==> flow/design.v <==
module ROM_MODULE(addr, memory_out);
   input [3:0] addr;
   output reg [7:0] memory_out;
   always@(*) begin
      case(addr)
        4'b0000: memory_out <= 8'b00001111;
        4'b0001: memory_out <= 8'b10001010;
        4'b0010: memory_out <= 8'b00010001;
        4'b0011: memory_out <= 8'b00000101;
        4'b0100: memory_out <= 8'b10011010;
        4'b0101: memory_out <= 8'b01011110;
        4'b0110: memory_out <= 8'b01101110;
        4'b0111: memory_out <= 8'b01111111;
        4'b1000: memory_out <= 8'b10001110;
        4'b1001: memory_out <= 8'b10010001;
        4'b1010: memory_out <= 8'b10101010;
        4'b1011: memory_out <= 8'b10110101;
        4'b1100: memory_out <= 8'b11000101;
        4'b1101: memory_out <= 8'b11010011;
        4'b1110: memory_out <= 8'b11101111;
        default: memory_out <= 8'b00000000;
      endcase
   end
endmodule
module Preskaler(CLK, RESET, CE, Q_preskaler, CEO_preskaler, p0, p1);
   input CLK, RESET, CE;
   output CEO_preskaler;
   output reg [27:0] Q_preskaler;
   always @(posedge CLK or posedge RESET) begin
      if(RESET)
        Q_preskaler <= 28'd0;
      else begin
         if(CE) begin
            if(Q_preskaler != 28'd5)
              Q_preskaler <= Q_preskaler + 1;
            else
              Q_preskaler <= 28'd0;
         end
      end
   end
   assign CEO_preskaler = CE & (Q_preskaler == 28'd5);
   output reg p0, p1; 
   reg [1:0]  p;
   initial p = 2'b00; 
   always@(posedge CLK) begin
      case(p)
        2'b00: begin
           p0 = 1'b0;
           p1 = 1'b0;
           if(CEO_preskaler) begin
              p = 2'b01;
           end
        end
        2'b01: begin
           p0 = 1'b0;
           if(CEO_preskaler) begin
              p1 = 1'b1;
              p = 2'b10;
           end
        end
        2'b10: begin
           p1 = 1'b0;
           if(CEO_preskaler) begin
              p0 = 1'b1;
              p = 2'b11;
           end
        end
        2'b11: begin
           p0 = 1'b0;
           p1 = 1'b0;
           if(CEO_preskaler) begin
              p = 2'b00;
           end
        end
        default: begin
           p0 = 1'b0;
           p1 = 1'b1;
           p = 2'b00;
        end
      endcase
   end
endmodule
module Memory_counter(CLK, RESET, CE, Q_mem_cnt);  
   input CLK, RESET, CE;
   output reg [3:0] Q_mem_cnt;
   always @(posedge CLK or posedge RESET) begin
      if(RESET)
        Q_mem_cnt <= 4'd0;
      else begin
         if(CE) begin
            if(Q_mem_cnt != 4'd14)
              Q_mem_cnt <= Q_mem_cnt + 1; 
            else
              Q_mem_cnt <= 4'd0;
         end
      end
   end
endmodule
module TOP_ROM(CLK, RESET, douta, p1);
   input CLK, RESET;
   output [7:0] douta;
   output       p1;
   wire         p0;
   wire [3:0]   Q_mem_cnt;
   ROM_MODULE ROM_1(Q_mem_cnt, douta);
   Preskaler preskaler_1(CLK, RESET, 1'b1, , , p0, p1);
   Memory_counter counter_1(CLK, RESET, p0, Q_mem_cnt);
endmodule
module register_4bit(CLK, RESET, CE, in, out);
   input CLK, RESET, CE;
   input [3:0] in;
   output reg [3:0] out;
   always@(posedge CLK or posedge RESET) begin
      if(RESET)
        out <= 4'b0000;
      else begin
         if(CE)
           out <= in;
      end
   end
endmodule
module distribution(signal_in, address, signal_out);
   input [7:0] signal_in;
   output reg [3:0] address;    
   output reg [3:0] signal_out;   
   always@(signal_in) begin
      address = signal_in[7:4];
      signal_out = signal_in[3:0];
   end
endmodule
module operation(address, accumulator, register, out);
   input [3:0] address;      
   input [3:0] register;     
   input [3:0] accumulator;  
   output reg [3:0] out;     
   always@(*) begin
      case(address)   
        4'b0000: out <= register;                 
        4'b0001: out <= accumulator;              
        4'b0010: out <= !accumulator;             
        4'b0011: out <= ~accumulator;             
        4'b0100: out <= accumulator << 1;         
        4'b0101: out <= accumulator >> 1;         
        4'b0110: out <= accumulator +  1;         
        4'b0111: out <= accumulator -  1;         
        4'b1000: out <= accumulator +  register;  
        4'b1001: out <= accumulator -  register;  
        4'b1010: out <= accumulator && register;  
        4'b1011: out <= accumulator || register;  
        4'b1100: out <= accumulator &  register;  
        4'b1101: out <= accumulator |  register;  
        4'b1110: out <= accumulator ^  register;  
        default: out <= 4'd0;
      endcase
   end
endmodule
module input_mux(in_signal, in_switch, select, out_mux);
   input select;                    
   input [3:0] in_signal;                 
   input [3:0] in_switch;                 
   output [3:0] out_mux;
   assign out_mux = select ? in_signal : in_switch;   
endmodule
module ALU_module(CLK, RESET, CE, in, select_input, in_switch, accumulator_out);
   input CLK, RESET, CE;
   input select_input;     
   input [7:0] in;         
   input [3:0] in_switch;  
   output [3:0] accumulator_out;
   wire [3:0]   address;        
   wire [3:0]   register;       
   wire [3:0]   out_mux;        
   wire [3:0]   operation_out;
   distribution signal_distribution(in, address, register);  
   register_4bit accumulator_block(CLK, RESET, CE, operation_out, accumulator_out);  
   operation operation_block(address, accumulator_out, out_mux, operation_out);  
   input_mux signal_choice(register, in_switch, select_input, out_mux);  
endmodule
module processor(CLK, RESET, select_input, in_switch, final_output, douta, bufor);
   input CLK, RESET;
   input select_input;     
   input [3:0] in_switch;  
   output [3:0] final_output;  
   output [7:0] douta;
   output [3:0] bufor;
   wire         p1;
   assign bufor = 4'd0;
   TOP_ROM ROM_for_VGA(CLK, RESET, douta, p1);
   ALU_module alu(CLK, RESET, p1, douta, select_input, in_switch, final_output);
endmodule
# ---- Tool chain data of processor
# What the tools print for processor, step after step.
# Lines are those of the file above, counted from 1.
# Cell names lack the library's common part.
# The mark -- stands for no value.
dict set report inputs {
  design {processor}
  clock_port {CLK}
  lib {sky130hd}
  corner {tt_025C_1v80}
}

# ---- After elaboration
# Source: Yosys, flattened and elaborated, memories not mapped. Widths are those after wreduce. Registers that Yosys merges into a memory's read port (data or address) are not register bits. Print and check cells do not count. Equal cells are merged and count once.
# Memory sizes are those after Yosys's memory passes, which may raise the word count (mostly to a power of two), join words into wider ones and drop unused or constant bits.
dict set report op_classes {
  n_logic 5
  muxes 12
  n_reduce_logical 9
  n_addsub 6
  eq_ne 24
}
# cell n
set ops {}
lappend ops {{case mux 4 bit (select 15 bit)} 1}
lappend ops {{adder 28 x 1 -> 28 bit with constant B} 1}
lappend ops {{equality test 28 x 3 -> 1 bit with constant B} 1}
lappend ops {{inequality test 28 x 3 -> 1 bit with constant B} 1}
lappend ops {{equality test 4 bit with constant B} 7}
lappend ops {{2-to-1 mux 28 bit} 1}
lappend ops {{equality test 4 x 3 -> 1 bit with constant B} 4}
lappend ops {{inequality test 2 bit with constant B} 4}
lappend ops {{adder 4 x 1 -> 4 bit with constant B} 2}
lappend ops {{equality test 4 x 2 -> 1 bit with constant B} 2}
lappend ops {{logical NOT 4 bit} 2}
lappend ops {{case mux 2 bit (select 4 bit)} 1}
lappend ops {{2-to-1 mux 4 bit} 2}
lappend ops {{2-to-1 mux 2 bit} 4}
lappend ops {{OR reduction 3 bit} 2}
lappend ops {{equality test 2 bit with constant B} 2}
lappend ops {{subtractor 4 x 1 -> 4 bit with constant B} 1}
lappend ops {{equality test 4 x 1 -> 1 bit with constant B} 1}
lappend ops {{adder 4 bit} 1}
lappend ops {{subtractor 4 bit} 1}
lappend ops {{inequality test 4 bit with constant B} 1}
lappend ops {{AND 4 bit} 1}
lappend ops {{bitwise OR 4 bit} 1}
lappend ops {{XOR 4 bit} 1}
lappend ops {{logical AND 4 bit} 1}
lappend ops {{logical OR 4 bit} 1}
lappend ops {{inverter 4 bit} 1}
lappend ops {{AND reduction 4 bit} 1}
# Not listed: further kinds 6, cells in them 7.
dict set report word_totals {
  output_inout_bits 16
  inputBits 7
  mem_count 1
  romBits 128
  reg_bits 40
}
# name words width rd wr line
set memory_table {}
lappend memory_table {{(name not given)} 16 8 1 0 5} ;# case(addr)

# ---- Longest topological paths
# Yosys ltp: most cells in a row. Word level: on the elaborated netlist, between registers, memories and ports. Mapped: between sequential cells and ports; inverters and the memories' decode and read muxes count.
dict set report logic_depth {
  depth_word 3
  ABC_AREA 0
  ltp_mapped 19
  mapped_depth_nobuf 18
}

# ---- After synthesis
# The flow's flattened synthesis, as Yosys stat reports it; memories are mapped. The netlist is that of the ABC_AREA named above (0 if unset); the other value can give another one.
dict set report mapped {
  mapped_cells 327
  area_um2 2992.9
  n_buf 11
  sequential_area_um2 1021.0
  ff_cells 40
}
# type n
set types {}
lappend types {dfrtp_1 36}
lappend types {ha_1 28}
lappend types {xnor2_1 24}
lappend types {edfxtp_1 4}
lappend types {nand3_1 21}
lappend types {nand2_1 26}
lappend types {inv_1 25}
lappend types {nor2_1 22}
lappend types {o21ai_0 13}
lappend types {xor2_1 7}
lappend types {nor3_1 11}
lappend types {a21oi_1 9}
lappend types {a31oi_1 6}
lappend types {nor4_1 6}
lappend types {nand4_1 5}
lappend types {buf_4 4}
lappend types {a22o_1 3}
lappend types {a2bb2oi_1 3}
# Not listed: further types 47, cells in them 74.
# The figures by module come from a second, unflattened synthesis with its own total; it is not the netlist above.
dict set report unflattened {
  hier_cells 322
  hier_area_um2 3090.5
}
# Rows give one instance, submodules left out.
# mod cells instances mod_area_um2 seq_area_um2
set by_module {}
lappend by_module {Preskaler 135 1 1557.7 820.8}
lappend by_module {operation 111 1 779.5 0.0}
lappend by_module {ROM_MODULE 31 1 260.2 0.0}
lappend by_module {Memory_counter 18 1 201.4 100.1}
lappend by_module {register_4bit 9 1 148.9 100.1}
lappend by_module {distribution 8 1 60.1 0.0}
lappend by_module {input_mux 4 1 45.0 0.0}
lappend by_module {processor 5 1 33.8 0.0}
lappend by_module {TOP_ROM 1 1 3.8 0.0}
lappend by_module {ALU_module 0 1 0.0 0.0}

# ---- Worst setup path after synthesis
# Path of least setup slack by OpenSTA after synthesis, without wires, with an ideal clock, recovery checks aside; 20% of the period is set as input and as output delay. Where synthesis merged equal registers, the netlist keeps one of their names.
dict set report synth_timing {
  kind {register -> register}
  from {register ROM_for_VGA.counter_1.Q_mem_cnt[0]}
  to {register alu.accumulator_block.out[3]}
  delay_ns 3.657
  driving_pins 17
  t_first_pin_ns 0.000
  t_arrival_ns 3.590
  period_ns 3.85
  path_slack_ns 0.193
  setup_ns 0.067
  synth_period_reached_ns 3.657
}
# "delay_ns" = arrival - input delay + setup time.
# "driving_pins": output pins that drive a net of the path, with the launching flip-flop's if there is one; two outputs of one cell count as two.
# "synth_period_reached_ns" is the clock period less the worst setup slack; recovery checks do not enter. This is arithmetic on one report: input and output delays are still those of the set period (20% each).
# The rows between start and end are the longest chain of elaborated cells between them; the timing report does not say that the signal goes this way. Where chains are equally long, one stands for them.
# Each line given opens the expression or statement behind the cell; cells for indexed reads and writes are added by Yosys, which also makes memories of some case tables.
# A memory read counts as a cell of the chain, while the word-level depth stops at memories.
# At most two assigning lines are given for a register; there are more.
dict set report synth_via {
  path_cell_list {dfrtp_1 > inv_1 > ha_1 > inv_1 > mux4_2 > inv_1 > buf_2 > nor2_1 > xnor2_1 > a21oi_1 > ha_1 > o21ai_0 > a21oi_1 > or4b_1 > a2111o_1 > o211ai_2 > a311o_1}
  elab_chain_len 4
  cone_cells 25
  cone_lines 8
}
# item line
set synth_lines {}
lappend synth_lines {{start: declaration} 85} ;# output reg [3:0] Q_mem_cnt;
lappend synth_lines {{start: assignment} 88} ;# Q_mem_cnt <= 4'd0;
lappend synth_lines {{start: assignment} 92} ;# Q_mem_cnt <= Q_mem_cnt + 1;
lappend synth_lines {{memory (16 x 8 bit)} 5} ;# case(addr)
lappend synth_lines {{equality test 4 x 1 -> 1 bit} 137} ;# case(address)
lappend synth_lines {{inverter 1 bit} --}
lappend synth_lines {{AND reduction 2 bit} --}
lappend synth_lines {{end: assignment} 115} ;# out <= 4'b0000;
lappend synth_lines {{end: assignment} 118} ;# out <= in;
lappend synth_lines {{end: declaration} 112} ;# output reg [3:0] out;
# Some nets on the timed path still bear RTL names; the line given drives or declares the net.
# signal line
set synth_named_nets {}
lappend synth_named_nets {douta[4] 5}

# ---- Timing after layout
# Path of least setup slack in the final report of job 1 (OpenROAD, finished layout, wires in). Where an end is a register, its clock arrival counts in the times.
dict set report layout_timing {
  kind {register -> register}
  from {register ROM_for_VGA.counter_1.Q_mem_cnt[0]}
  to {register alu.accumulator_block.out[3]}
  driving_pins 18
  t_first_pin_ns 0.28
  t_arrival_ns 4.62
  setup_ns 0.06
  path_slack_ns 1.99
  period_ns 6.39
}
# The rows between start and end are the longest chain of elaborated cells between them; the timing report does not say that the signal goes this way. Where chains are equally long, one stands for them.
# A memory read counts as a cell of the chain, while the word-level depth stops at memories.
# At most two assigning lines are given for a register; there are more.
dict set report layout_via {
  path_cell_list {dfrtp_1 > inv_1 > ha_1 > nand3_1 > o21a_1 > clkinvlp_4 > nor3_1 > nand2_1 > nand2_1 > inv_1 > ha_1 > nor2b_1 > o21ai_0 > a21oi_1 > or4b_1 > a2111o_1 > o211ai_2 > a311o_1}
  elab_chain_len 4
  cone_cells 25
  cone_lines 8
}
# item line
set layout_lines {}
lappend layout_lines {{start: declaration} 85} ;# output reg [3:0] Q_mem_cnt;
lappend layout_lines {{start: assignment} 88} ;# Q_mem_cnt <= 4'd0;
lappend layout_lines {{start: assignment} 92} ;# Q_mem_cnt <= Q_mem_cnt + 1;
lappend layout_lines {{memory (16 x 8 bit)} 5} ;# case(addr)
lappend layout_lines {{2-to-1 mux 4 bit} 162} ;# assign out_mux = select ? in_signal : in_switch;
lappend layout_lines {{subtractor 4 bit} 147} ;# 4'b1001: out <= accumulator -  register;
lappend layout_lines {{case mux 4 bit (select 15 bit)} 137} ;# case(address)
lappend layout_lines {{end: assignment} 115} ;# out <= 4'b0000;
lappend layout_lines {{end: assignment} 118} ;# out <= in;
lappend layout_lines {{end: declaration} 112} ;# output reg [3:0] out;

; Flow measurements of processor on sky130hd: 2 stored runs with different settings, listed in no order. Input and output delays are each 20% of the period that was set; the output load is 0.01 pF.
; By "clock_period_reached_ns" is meant the clock period of the run minus its worst setup slack. This is arithmetic on one report: input and output delays are still those of the set period (20% each).
; "worst_setup_path_time_ns": the worst setup path's part of the clock period (all of it between registers, 20% less for each end at a port) less its slack. A launch clock that arrives late makes it longer, a capture clock that arrives late makes it shorter.
; "total_power_uw" rests on the timing tool's default activity at the inputs, not on a simulated workload.

[job 1: settings]
period_ns = 6.39
CORE_UTILIZATION = 18
SETUP_SLACK_MARGIN = 1.56
PLACE_DENSITY = 0.88
CORE_ASPECT_RATIO = 1.07
ABC_AREA = 0
GPL_ROUTABILITY_DRIVEN = 0
CTS_CLUSTER_DIAMETER = 349
CAP_MARGIN = 20
MIN_ROUTING_LAYER = met1
CORE_MARGIN = 2
SLEW_MARGIN = 20
[job 1: results]
fin_hold_ws_ns = 0.495
worstSetupSlack_ns = 1.988
cell_area_final_um2 = 3549.7
post_synth_area_um2 = 2992.9
timing.setup.tns_ns = 0.000
total_power_uw = 564.5
worst_setup_path_time_ns = 4.40
critical_path_type = register -> register
design.die.area_um2 = 17674.6
clock_period_reached_ns = 4.402
utilization_pct = 21.9

[job 2: settings]
period_ns = 5.52
CORE_UTILIZATION = 46
SETUP_SLACK_MARGIN = 1.19
PLACE_DENSITY_LB_ADDON = 0.1
CELL_PAD_IN_SITES_GLOBAL_PLACEMENT = 0
CELL_PAD_IN_SITES_DETAIL_PLACEMENT = 1
GPL_TIMING_DRIVEN = 1
SLEW_MARGIN = 10
MIN_ROUTING_LAYER = met2
CAP_MARGIN = 20
CORE_MARGIN = 2
[job 2: results]
fin_hold_ws_ns = 0.488
worstSetupSlack_ns = 1.429
cell_area_final_um2 = 3417.0
post_synth_area_um2 = 2992.9
timing.setup.tns_ns = 0.000
total_power_uw = 575.6
worst_setup_path_time_ns = 2.99
critical_path_type = input -> register
design.die.area_um2 = 7167.3
clock_period_reached_ns = 4.091
utilization_pct = 54.1
